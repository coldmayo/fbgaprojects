==> flow/design.v <==
module avr_interface_2 (
    input clk,
    input rst,
    input cclk,
    output reg spi_miso,
    input spi_mosi,
    input spi_sck,
    input spi_ss,
    output reg [3:0] spi_channel,
    output reg tx,
    input rx,
    input [3:0] channel,
    output reg new_sample,
    output reg [9:0] sample,
    output reg [3:0] sample_channel,
    input [7:0] tx_data,
    input new_tx_data,
    output reg tx_busy,
    input tx_block,
    output reg [7:0] rx_data,
    output reg new_rx_data
  );
  localparam CLK_FREQ = 26'h2faf080;
  localparam BAUD = 19'h7a120;
  reg n_rdy;
  wire [1-1:0] M_cclk_detector_ready;
  reg [1-1:0] M_cclk_detector_cclk;
  cclk_detector_5 cclk_detector (
    .clk(clk),
    .rst(rst),
    .cclk(M_cclk_detector_cclk),
    .ready(M_cclk_detector_ready)
  );
  wire [1-1:0] M_spi_slave_miso;
  wire [1-1:0] M_spi_slave_done;
  wire [8-1:0] M_spi_slave_data_out;
  reg [1-1:0] M_spi_slave_ss;
  reg [1-1:0] M_spi_slave_mosi;
  reg [1-1:0] M_spi_slave_sck;
  reg [8-1:0] M_spi_slave_data_in;
  spi_slave_6 spi_slave (
    .clk(clk),
    .rst(n_rdy),
    .ss(M_spi_slave_ss),
    .mosi(M_spi_slave_mosi),
    .sck(M_spi_slave_sck),
    .data_in(M_spi_slave_data_in),
    .miso(M_spi_slave_miso),
    .done(M_spi_slave_done),
    .data_out(M_spi_slave_data_out)
  );
  wire [8-1:0] M_uart_rx_data;
  wire [1-1:0] M_uart_rx_new_data;
  reg [1-1:0] M_uart_rx_rx;
  uart_rx_7 uart_rx (
    .clk(clk),
    .rst(n_rdy),
    .rx(M_uart_rx_rx),
    .data(M_uart_rx_data),
    .new_data(M_uart_rx_new_data)
  );
  wire [1-1:0] M_uart_tx_tx;
  wire [1-1:0] M_uart_tx_busy;
  reg [1-1:0] M_uart_tx_block;
  reg [8-1:0] M_uart_tx_data;
  reg [1-1:0] M_uart_tx_new_data;
  uart_tx_8 uart_tx (
    .clk(clk),
    .rst(n_rdy),
    .block(M_uart_tx_block),
    .data(M_uart_tx_data),
    .new_data(M_uart_tx_new_data),
    .tx(M_uart_tx_tx),
    .busy(M_uart_tx_busy)
  );
  reg M_newSampleReg_d, M_newSampleReg_q = 1'h0;
  reg [9:0] M_sampleReg_d, M_sampleReg_q = 1'h0;
  reg [3:0] M_sampleChannelReg_d, M_sampleChannelReg_q = 1'h0;
  reg [1:0] M_byteCt_d, M_byteCt_q = 1'h0;
  reg [3:0] M_block_d, M_block_q = 1'h0;
  reg M_busy_d, M_busy_q = 1'h0;
  always @* begin
    M_newSampleReg_d = M_newSampleReg_q;
    M_sampleChannelReg_d = M_sampleChannelReg_q;
    M_byteCt_d = M_byteCt_q;
    M_busy_d = M_busy_q;
    M_block_d = M_block_q;
    M_sampleReg_d = M_sampleReg_q;
    n_rdy = ~M_cclk_detector_ready;
    M_cclk_detector_cclk = cclk;
    M_spi_slave_sck = spi_sck;
    M_spi_slave_mosi = spi_mosi;
    M_spi_slave_data_in = 8'hff;
    M_spi_slave_ss = spi_ss;
    M_uart_rx_rx = rx;
    M_uart_tx_data = tx_data;
    M_uart_tx_new_data = new_tx_data;
    M_uart_tx_block = M_busy_q;
    M_block_d = {M_block_q[0+2-:3], tx_block};
    new_sample = M_newSampleReg_q;
    sample = M_sampleReg_q;
    sample_channel = M_sampleChannelReg_q;
    tx_busy = M_uart_tx_busy;
    rx_data = M_uart_rx_data;
    new_rx_data = M_uart_rx_new_data;
    spi_channel = M_cclk_detector_ready ? channel : 4'bzzzz;
    spi_miso = M_cclk_detector_ready && !spi_ss ? M_spi_slave_miso : 1'bz;
    tx = M_cclk_detector_ready ? M_uart_tx_tx : 1'bz;
    M_newSampleReg_d = 1'h0;
    if (M_block_q[3+0-:1] ^ M_block_q[2+0-:1]) begin
      M_busy_d = 1'h0;
    end
    if (!M_uart_tx_busy && new_tx_data) begin
      M_busy_d = 1'h1;
    end
    if (spi_ss) begin
      M_byteCt_d = 1'h0;
    end
    if (M_spi_slave_done) begin
      if (M_byteCt_q == 1'h0) begin
        M_sampleReg_d[0+7-:8] = M_spi_slave_data_out;
        M_byteCt_d = 1'h1;
      end else begin
        if (M_byteCt_q == 1'h1) begin
          M_sampleReg_d[8+1-:2] = M_spi_slave_data_out[0+1-:2];
          M_sampleChannelReg_d = M_spi_slave_data_out[4+3-:4];
          M_byteCt_d = 2'h2;
          M_newSampleReg_d = 1'h1;
        end
      end
    end
  end
  always @(posedge clk) begin
    M_block_q <= M_block_d;
    M_busy_q <= M_busy_d;
    if (n_rdy == 1'b1) begin
      M_newSampleReg_q <= 1'h0;
      M_sampleReg_q <= 1'h0;
      M_sampleChannelReg_q <= 1'h0;
      M_byteCt_q <= 1'h0;
    end else begin
      M_newSampleReg_q <= M_newSampleReg_d;
      M_sampleReg_q <= M_sampleReg_d;
      M_sampleChannelReg_q <= M_sampleChannelReg_d;
      M_byteCt_q <= M_byteCt_d;
    end
  end
endmodule
module cclk_detector_5 (
    input clk,
    input rst,
    input cclk,
    output reg ready
  );
  localparam CLK_FREQ = 26'h2faf080;
  localparam CTR_SIZE = 4'he;
  reg [13:0] M_ctr_d, M_ctr_q = 1'h0;
  always @* begin
    M_ctr_d = M_ctr_q;
    ready = (&M_ctr_q);
    if (cclk == 1'h0) begin
      M_ctr_d = 1'h0;
    end else begin
      if (!(&M_ctr_q)) begin
        M_ctr_d = M_ctr_q + 1'h1;
      end
    end
  end
  always @(posedge clk) begin
    if (rst == 1'b1) begin
      M_ctr_q <= 1'h0;
    end else begin
      M_ctr_q <= M_ctr_d;
    end
  end
endmodule
module spi_slave_6 (
    input clk,
    input rst,
    input ss,
    input mosi,
    output reg miso,
    input sck,
    output reg done,
    input [7:0] data_in,
    output reg [7:0] data_out
  );
  localparam CPOL = 1'h0;
  localparam CPHA = 1'h0;
  reg [2:0] M_bit_ct_d, M_bit_ct_q = 1'h0;
  reg [7:0] M_data_d, M_data_q = 1'h0;
  reg M_mosi_reg_d, M_mosi_reg_q = 1'h0;
  reg M_miso_reg_d, M_miso_reg_q = 1'h0;
  reg [1:0] M_sck_reg_d, M_sck_reg_q = 1'h0;
  reg M_ss_reg_d, M_ss_reg_q = 1'h0;
  reg [7:0] M_data_out_reg_d, M_data_out_reg_q = 1'h0;
  reg M_done_reg_d, M_done_reg_q = 1'h0;
  always @* begin
    M_sck_reg_d = M_sck_reg_q;
    M_mosi_reg_d = M_mosi_reg_q;
    M_done_reg_d = M_done_reg_q;
    M_ss_reg_d = M_ss_reg_q;
    M_data_d = M_data_q;
    M_bit_ct_d = M_bit_ct_q;
    M_data_out_reg_d = M_data_out_reg_q;
    M_miso_reg_d = M_miso_reg_q;
    miso = M_miso_reg_q;
    done = M_done_reg_q;
    data_out = M_data_out_reg_q;
    M_ss_reg_d = ss;
    M_mosi_reg_d = mosi;
    M_sck_reg_d = {M_sck_reg_q[0+0-:1], sck};
    M_done_reg_d = 1'h0;
    if (M_ss_reg_q) begin
      M_bit_ct_d = 3'h7;
      M_data_d = data_in;
      M_miso_reg_d = data_in[7+0-:1];
    end else begin
      if (M_sck_reg_q == 2'h1) begin
        M_data_out_reg_d[(M_bit_ct_q)*1+0-:1] = M_mosi_reg_q;
        M_bit_ct_d = M_bit_ct_q - 1'h1;
        if (M_bit_ct_q == 1'h0) begin
          M_done_reg_d = 1'h1;
          M_data_d = data_in;
        end
      end else begin
        if (M_sck_reg_q == 2'h2) begin
          M_miso_reg_d = M_data_q[(M_bit_ct_q)*1+0-:1];
        end
      end
    end
  end
  always @(posedge clk) begin
    M_mosi_reg_q <= M_mosi_reg_d;
    M_miso_reg_q <= M_miso_reg_d;
    M_sck_reg_q <= M_sck_reg_d;
    M_ss_reg_q <= M_ss_reg_d;
    M_data_out_reg_q <= M_data_out_reg_d;
    M_done_reg_q <= M_done_reg_d;
    if (rst == 1'b1) begin
      M_bit_ct_q <= 1'h0;
      M_data_q <= 1'h0;
    end else begin
      M_bit_ct_q <= M_bit_ct_d;
      M_data_q <= M_data_d;
    end
  end
endmodule
module uart_rx_7 (
    input clk,
    input rst,
    input rx,
    output reg [7:0] data,
    output reg new_data
  );
  localparam CLK_FREQ = 26'h2faf080;
  localparam BAUD = 19'h7a120;
  localparam CLK_PER_BIT = 28'h0000064;
  localparam CTR_SIZE = 3'h7;
  localparam IDLE_state = 2'd0;
  localparam WAIT_HALF_state = 2'd1;
  localparam WAIT_FULL_state = 2'd2;
  localparam WAIT_HIGH_state = 2'd3;
  reg [1:0] M_state_d, M_state_q = IDLE_state;
  reg [6:0] M_ctr_d, M_ctr_q = 1'h0;
  reg [2:0] M_bitCtr_d, M_bitCtr_q = 1'h0;
  reg [7:0] M_savedData_d, M_savedData_q = 1'h0;
  reg M_newData_d, M_newData_q = 1'h0;
  reg M_rxd_d, M_rxd_q = 1'h0;
  always @* begin
    M_state_d = M_state_q;
    M_newData_d = M_newData_q;
    M_bitCtr_d = M_bitCtr_q;
    M_savedData_d = M_savedData_q;
    M_rxd_d = M_rxd_q;
    M_ctr_d = M_ctr_q;
    M_rxd_d = rx;
    M_newData_d = 1'h0;
    data = M_savedData_q;
    new_data = M_newData_q;
    case (M_state_q)
      IDLE_state: begin
        M_bitCtr_d = 1'h0;
        M_ctr_d = 1'h0;
        if (M_rxd_q == 1'h0) begin
          M_state_d = WAIT_HALF_state;
        end
      end
      WAIT_HALF_state: begin
        M_ctr_d = M_ctr_q + 1'h1;
        if (M_ctr_q == 28'h0000032) begin
          M_ctr_d = 1'h0;
          M_state_d = WAIT_FULL_state;
        end
      end
      WAIT_FULL_state: begin
        M_ctr_d = M_ctr_q + 1'h1;
        if (M_ctr_q == 29'h00000063) begin
          M_savedData_d = {M_rxd_q, M_savedData_q[1+6-:7]};
          M_bitCtr_d = M_bitCtr_q + 1'h1;
          M_ctr_d = 1'h0;
          if (M_bitCtr_q == 3'h7) begin
            M_state_d = WAIT_HIGH_state;
            M_newData_d = 1'h1;
          end
        end
      end
      WAIT_HIGH_state: begin
        if (M_rxd_q == 1'h1) begin
          M_state_d = IDLE_state;
        end
      end
      default: begin
        M_state_d = IDLE_state;
      end
    endcase
  end
  always @(posedge clk) begin
    if (rst == 1'b1) begin
      M_state_q <= 1'h0;
    end else begin
      M_state_q <= M_state_d;
    end
    M_ctr_q <= M_ctr_d;
    M_bitCtr_q <= M_bitCtr_d;
    M_savedData_q <= M_savedData_d;
    M_newData_q <= M_newData_d;
    M_rxd_q <= M_rxd_d;
  end
endmodule
module uart_tx_8 (
    input clk,
    input rst,
    output reg tx,
    input block,
    output reg busy,
    input [7:0] data,
    input new_data
  );
  localparam CLK_FREQ = 26'h2faf080;
  localparam BAUD = 19'h7a120;
  localparam CLK_PER_BIT = 28'h0000064;
  localparam CTR_SIZE = 3'h7;
  localparam IDLE_state = 2'd0;
  localparam START_BIT_state = 2'd1;
  localparam DATA_state = 2'd2;
  localparam STOP_BIT_state = 2'd3;
  reg [1:0] M_state_d, M_state_q = IDLE_state;
  reg [6:0] M_ctr_d, M_ctr_q = 1'h0;
  reg [2:0] M_bitCtr_d, M_bitCtr_q = 1'h0;
  reg [7:0] M_savedData_d, M_savedData_q = 1'h0;
  reg M_txReg_d, M_txReg_q = 1'h0;
  reg M_blockFlag_d, M_blockFlag_q = 1'h0;
  always @* begin
    M_state_d = M_state_q;
    M_txReg_d = M_txReg_q;
    M_bitCtr_d = M_bitCtr_q;
    M_savedData_d = M_savedData_q;
    M_ctr_d = M_ctr_q;
    M_blockFlag_d = M_blockFlag_q;
    tx = M_txReg_q;
    busy = 1'h1;
    M_blockFlag_d = block;
    case (M_state_q)
      IDLE_state: begin
        M_txReg_d = 1'h1;
        if (!M_blockFlag_q) begin
          busy = 1'h0;
          M_bitCtr_d = 1'h0;
          M_ctr_d = 1'h0;
          if (new_data) begin
            M_savedData_d = data;
            M_state_d = START_BIT_state;
          end
        end
      end
      START_BIT_state: begin
        M_ctr_d = M_ctr_q + 1'h1;
        M_txReg_d = 1'h0;
        if (M_ctr_q == 29'h00000063) begin
          M_ctr_d = 1'h0;
          M_state_d = DATA_state;
        end
      end
      DATA_state: begin
        M_txReg_d = M_savedData_q[(M_bitCtr_q)*1+0-:1];
        M_ctr_d = M_ctr_q + 1'h1;
        if (M_ctr_q == 29'h00000063) begin
          M_ctr_d = 1'h0;
          M_bitCtr_d = M_bitCtr_q + 1'h1;
          if (M_bitCtr_q == 3'h7) begin
            M_state_d = STOP_BIT_state;
          end
        end
      end
      STOP_BIT_state: begin
        M_txReg_d = 1'h1;
        M_ctr_d = M_ctr_q + 1'h1;
        if (M_ctr_q == 29'h00000063) begin
          M_state_d = IDLE_state;
        end
      end
      default: begin
        M_state_d = IDLE_state;
      end
    endcase
  end
  always @(posedge clk) begin
    M_ctr_q <= M_ctr_d;
    M_bitCtr_q <= M_bitCtr_d;
    M_savedData_q <= M_savedData_d;
    M_txReg_q <= M_txReg_d;
    M_blockFlag_q <= M_blockFlag_d;
    if (rst == 1'b1) begin
      M_state_q <= 1'h0;
    end else begin
      M_state_q <= M_state_d;
    end
  end
endmodule
== From RTL to reports: avr_interface_2 ==
The steps from the RTL of avr_interface_2 to its reports follow in flow order.
Lines are those of the file above, counted from 1.
Operators: Yosys type, input widths -> output width; for muxes data width and select width s.
A cell with - has no value.
Set-up
  design top: avr_interface_2
  clock input: clk
  library: sky130hd
  timing corner: tt_025C_1v80

== After elaboration ==
Source: Yosys, flattened and elaborated, memories not mapped. Widths are those after wreduce. Registers that Yosys merges into a memory's read port (data or address) are not register bits. Print and check cells do not count.
Storage and ports
  flip-flop bits (word level): 105
  input bits: 21
  output and inout bits: 31
  cells after elaboration: 162
Operators by class
  add/sub/neg operators: 11
  eq/ne operators: 25
  shifts and indexed selects: 4
  mux-type cells: 49
  bitwise operators: 14
  reductions and logical operators: 31
Operator list (count)
  $sub 32x1->32 const B: 2
  $shiftx 8x32->1: 2
  $mux 8: 8
  $pmux 7 s3: 2
  $shift 1x33->8: 1
  $shift 1x33->8 const A: 1
  $neg 32->33: 1
  $mux 2: 15
  $mux 7: 4
  $ne 2x1->1 const B: 8
  $pmux 2 s4: 2
  $mux 3: 5
  $add 14x1->14 const B: 1
  $reduce_and 14->1: 1
  $add 7x1->7 const B: 2
  $eq 7x7->1 const B: 2
  $reduce_and 2->1: 6
  $reduce_or 2->1: 6
  $pmux 3 s2: 2
  $not 1->1: 10
  $eq 2x2->1 const B: 5
  $reduce_and 3->1: 3
  $reduce_or 3->1: 3
  $eq 2x1->1 const B: 4
  $add 3x1->4 const B: 2
  $and 8x8->8: 1
  $or 8x8->8: 1
  $not 8->8: 1
Not listed: further kinds 17, cells in them 33.

== Depth ==
Depth = most cells in a row (Yosys ltp): at word level without a register or memory, in the mapped netlist without a sequential cell, where the memories' decode and read muxes count.
Depth
  depth after elaboration: 7
  ABC_AREA: 0
  mapped depth: 10

== Synthesis result ==
Yosys stat after the flow's synthesis: flattened, memories mapped to cells. It holds for the ABC_AREA given above (unset counts as 0); a run with the other value may have another netlist.
The area totals of this step are shown rounded.
Cell types (count)
  sky130_fd_sc_hd__edfxtp_1: 44
  sky130_fd_sc_hd__dfxtp_1: 54
  sky130_fd_sc_hd__ha_1: 24
  sky130_fd_sc_hd__nor2_1: 66
  sky130_fd_sc_hd__mux2i_1: 21
  sky130_fd_sc_hd__xor2_1: 13
  sky130_fd_sc_hd__xnor2_1: 11
  sky130_fd_sc_hd__nand2b_1: 13
  sky130_fd_sc_hd__nand2_1: 21
  sky130_fd_sc_hd__inv_1: 15
  sky130_fd_sc_hd__o21ai_0: 11
  sky130_fd_sc_hd__a21oi_1: 10
  sky130_fd_sc_hd__and3_1: 8
  sky130_fd_sc_hd__nand3_1: 10
  sky130_fd_sc_hd__a22o_1: 5
  sky130_fd_sc_hd__nor3_1: 8
  sky130_fd_sc_hd__and2_1: 6
  sky130_fd_sc_hd__nor2b_1: 6
Other cell types: 32; their cells: 54.
Mapped netlist
  cell count: 400
  chip area (Yosys): 4379 um^2
  flip-flops: 98
  buffer cells: 14
The figures by module come from a second, unflattened synthesis with its own total; it is not the netlist above.
Second synthesis, totals
  cell total of the unflattened synthesis: 441
  area (unflattened synthesis): 4838 um^2
Rows give one instance, submodules left out.
Modules
  spi_slave_6: times used 1, cells 112, area 1139 um^2
  uart_tx_8: times used 1, cells 86, area 1109 um^2
  uart_rx_7: times used 1, cells 77, area 1046 um^2
  avr_interface_2: times used 1, cells 81, area 805.8 um^2
  cclk_detector_5: times used 1, cells 85, area 739.5 um^2

== Worst setup path after synthesis ==
Path of least setup slack by OpenSTA after synthesis, without wires, with an ideal clock, recovery checks aside; 20% of the period is set as input and as output delay. Where synthesis merged equal registers, the netlist keeps one of their names.
Timing path after synthesis
  path type: register -> register
  start point: reg spi_slave.M_bit_ct_q[0]
  end point: reg spi_slave.M_data_out_reg_q[4]
  clock period: 3410 ps
  arrival time: 2526 ps
  setup slack: 624 ps
  path delay: 2786 ps
  driving pins on the path: 10
  buffers on the path: 1
  synthesis period reached: 2786 ps
"path delay" = arrival - input delay + setup time.
"driving pins on the path": output pins that drive a net of the path, with the launching flip-flop's if there is one; two outputs of one cell count as two.
"synthesis period reached" is the clock period less the worst setup slack; recovery checks do not enter. This is arithmetic on one report: input and output delays are still those of the set period (20% each).
The rows between start and end are the longest chain of elaborated cells between them; the timing report does not say that the signal goes this way. Where chains are equally long, one stands for them.
A line is the first line of the expression or statement that the cell stems from. Yosys adds cells for indexed reads and writes and turns some case tables into memories.
On the way, after synthesis
  cell sequence: sky130_fd_sc_hd__dfxtp_1 -> sky130_fd_sc_hd__buf_6 -> sky130_fd_sc_hd__inv_1 -> sky130_fd_sc_hd__ha_1 -> sky130_fd_sc_hd__nor3_1 -> sky130_fd_sc_hd__ha_1 -> sky130_fd_sc_hd__xnor2_1 -> sky130_fd_sc_hd__o31ai_4 -> sky130_fd_sc_hd__or3b_1 -> sky130_fd_sc_hd__mux2_4
  cells in the longest elaborated chain: 7
  elaborated cells between the ends (all ways): 8
  classes of those cells: 3 x add/sub; 2 x shift; 3 x logic
RTL lines, path after synthesis
  from (decl): RTL line 190  | reg [2:0] M_bit_ct_d, M_bit_ct_q = 1'h0;
  from (assign): RTL line 241  | M_bit_ct_q <= 1'h0;
  from (assign): RTL line 244  | M_bit_ct_q <= M_bit_ct_d;
  $add 3x1->4: RTL line 220  | M_data_out_reg_d[(M_bit_ct_q)*1+0-:1] = M_mosi_reg_q;
  $sub 32x1->32: RTL line 220
  $neg 32->33: RTL line 220
  $shift 1x33->8: RTL line 220
  $not 8->8: RTL line 220
  $and 8x8->8: RTL line 220
  $or 8x8->8: RTL line 220
  to (assign): RTL line 238  | M_data_out_reg_q <= M_data_out_reg_d;
  to (decl): RTL line 196  | reg [7:0] M_data_out_reg_d, M_data_out_reg_q = 1'h0;

== Timing after layout ==
Path of least setup slack in the final report of job 1 (OpenROAD, finished layout, wires in). Where an end is a register, its clock arrival counts in the times.
The path's times are printed in steps of 10 ps; the period is the one set.
Timing path post-layout
  path type: register -> register
  start point: reg spi_slave.M_bit_ct_q[0]
  end point: reg spi_slave.M_data_out_reg_q[4]
  clock period: 3120 ps
  arrival time: 2680 ps
  setup slack: 570 ps
  driving pins on the path: 10
  buffers on the path: 0
The rows between start and end are the longest chain of elaborated cells between them; the timing report does not say that the signal goes this way. Where chains are equally long, one stands for them.
On the way, post-layout
  cell sequence: sky130_fd_sc_hd__dfxtp_4 -> sky130_fd_sc_hd__ha_4 -> sky130_fd_sc_hd__nand2_2 -> sky130_fd_sc_hd__nor2b_2 -> sky130_fd_sc_hd__nor3_2 -> sky130_fd_sc_hd__ha_4 -> sky130_fd_sc_hd__xnor2_2 -> sky130_fd_sc_hd__o31ai_4 -> sky130_fd_sc_hd__or3b_4 -> sky130_fd_sc_hd__mux2_4
  cells in the longest elaborated chain: 7
  elaborated cells between the ends (all ways): 8
  classes of those cells: 3 x add/sub; 2 x shift; 3 x logic
RTL lines, path post-layout
  from (decl): RTL line 190  | reg [2:0] M_bit_ct_d, M_bit_ct_q = 1'h0;
  from (assign): RTL line 241  | M_bit_ct_q <= 1'h0;
  from (assign): RTL line 244  | M_bit_ct_q <= M_bit_ct_d;
  $add 3x1->4: RTL line 220  | M_data_out_reg_d[(M_bit_ct_q)*1+0-:1] = M_mosi_reg_q;
  $sub 32x1->32: RTL line 220
  $neg 32->33: RTL line 220
  $shift 1x33->8: RTL line 220
  $not 8->8: RTL line 220
  $and 8x8->8: RTL line 220
  $or 8x8->8: RTL line 220
  to (assign): RTL line 238  | M_data_out_reg_q <= M_data_out_reg_d;
  to (decl): RTL line 196  | reg [7:0] M_data_out_reg_d, M_data_out_reg_q = 1'h0;

Memo
Re: implementation data of avr_interface_2

Record of 2 stored runs of the RTL-to-layout flow on avr_interface_2, platform sky130hd. The runs are unordered. Constraints: input delay and output delay 20% of the set period each, output load 0.01 pF.
"achieved clock period" = clock period - worst setup slack. The figure is calculated, with input and output delays left at 20% of the set period.
"worst setup path time": the worst setup path's part of the clock period (all of it between registers, 20% less for each end at a port) less its slack. A launch clock that arrives late makes it longer, a capture clock that arrives late makes it shorter.
By "power" is meant OpenSTA's value without simulated activity: inputs other than the clock are taken to toggle once in ten clock periods, and the tool carries that through the logic.
"worst setup path time" is known to 10 ps.
Values from the reports are rounded here.
[job 1] settings: period_ns=3.12, SETUP_SLACK_MARGIN=0.47, CAP_MARGIN=20, CORE_MARGIN=2, CORE_UTILIZATION=40, SLEW_MARGIN=20
[job 1] result: chip area after synthesis (Yosys) 4379 um^2, die area 11800 um^2, standard-cell area of the final layout 5316 um^2, utilization 49.5 %, worst setup slack after layout 567 ps, total negative slack 0 ps, worst hold slack 332 ps, power 2.652 mW, achieved clock period 2553 ps, worst setup path time 2550 ps, worst setup path kind register -> register
[job 2] settings: period_ns=4.78, CORE_UTILIZATION=68, SETUP_SLACK_MARGIN=1.11, PLACE_DENSITY=0.53, CELL_PAD_IN_SITES_GLOBAL_PLACEMENT=2, GPL_TIMING_DRIVEN=0, CTS_CLUSTER_SIZE=92, CTS_CLUSTER_DIAMETER=370, MIN_ROUTING_LAYER=met1, MAX_ROUTING_LAYER=met4, CAP_MARGIN=20, CORE_MARGIN=2, SLEW_MARGIN=20
[job 2] result: did not finish, placement stopped with GPL-0301
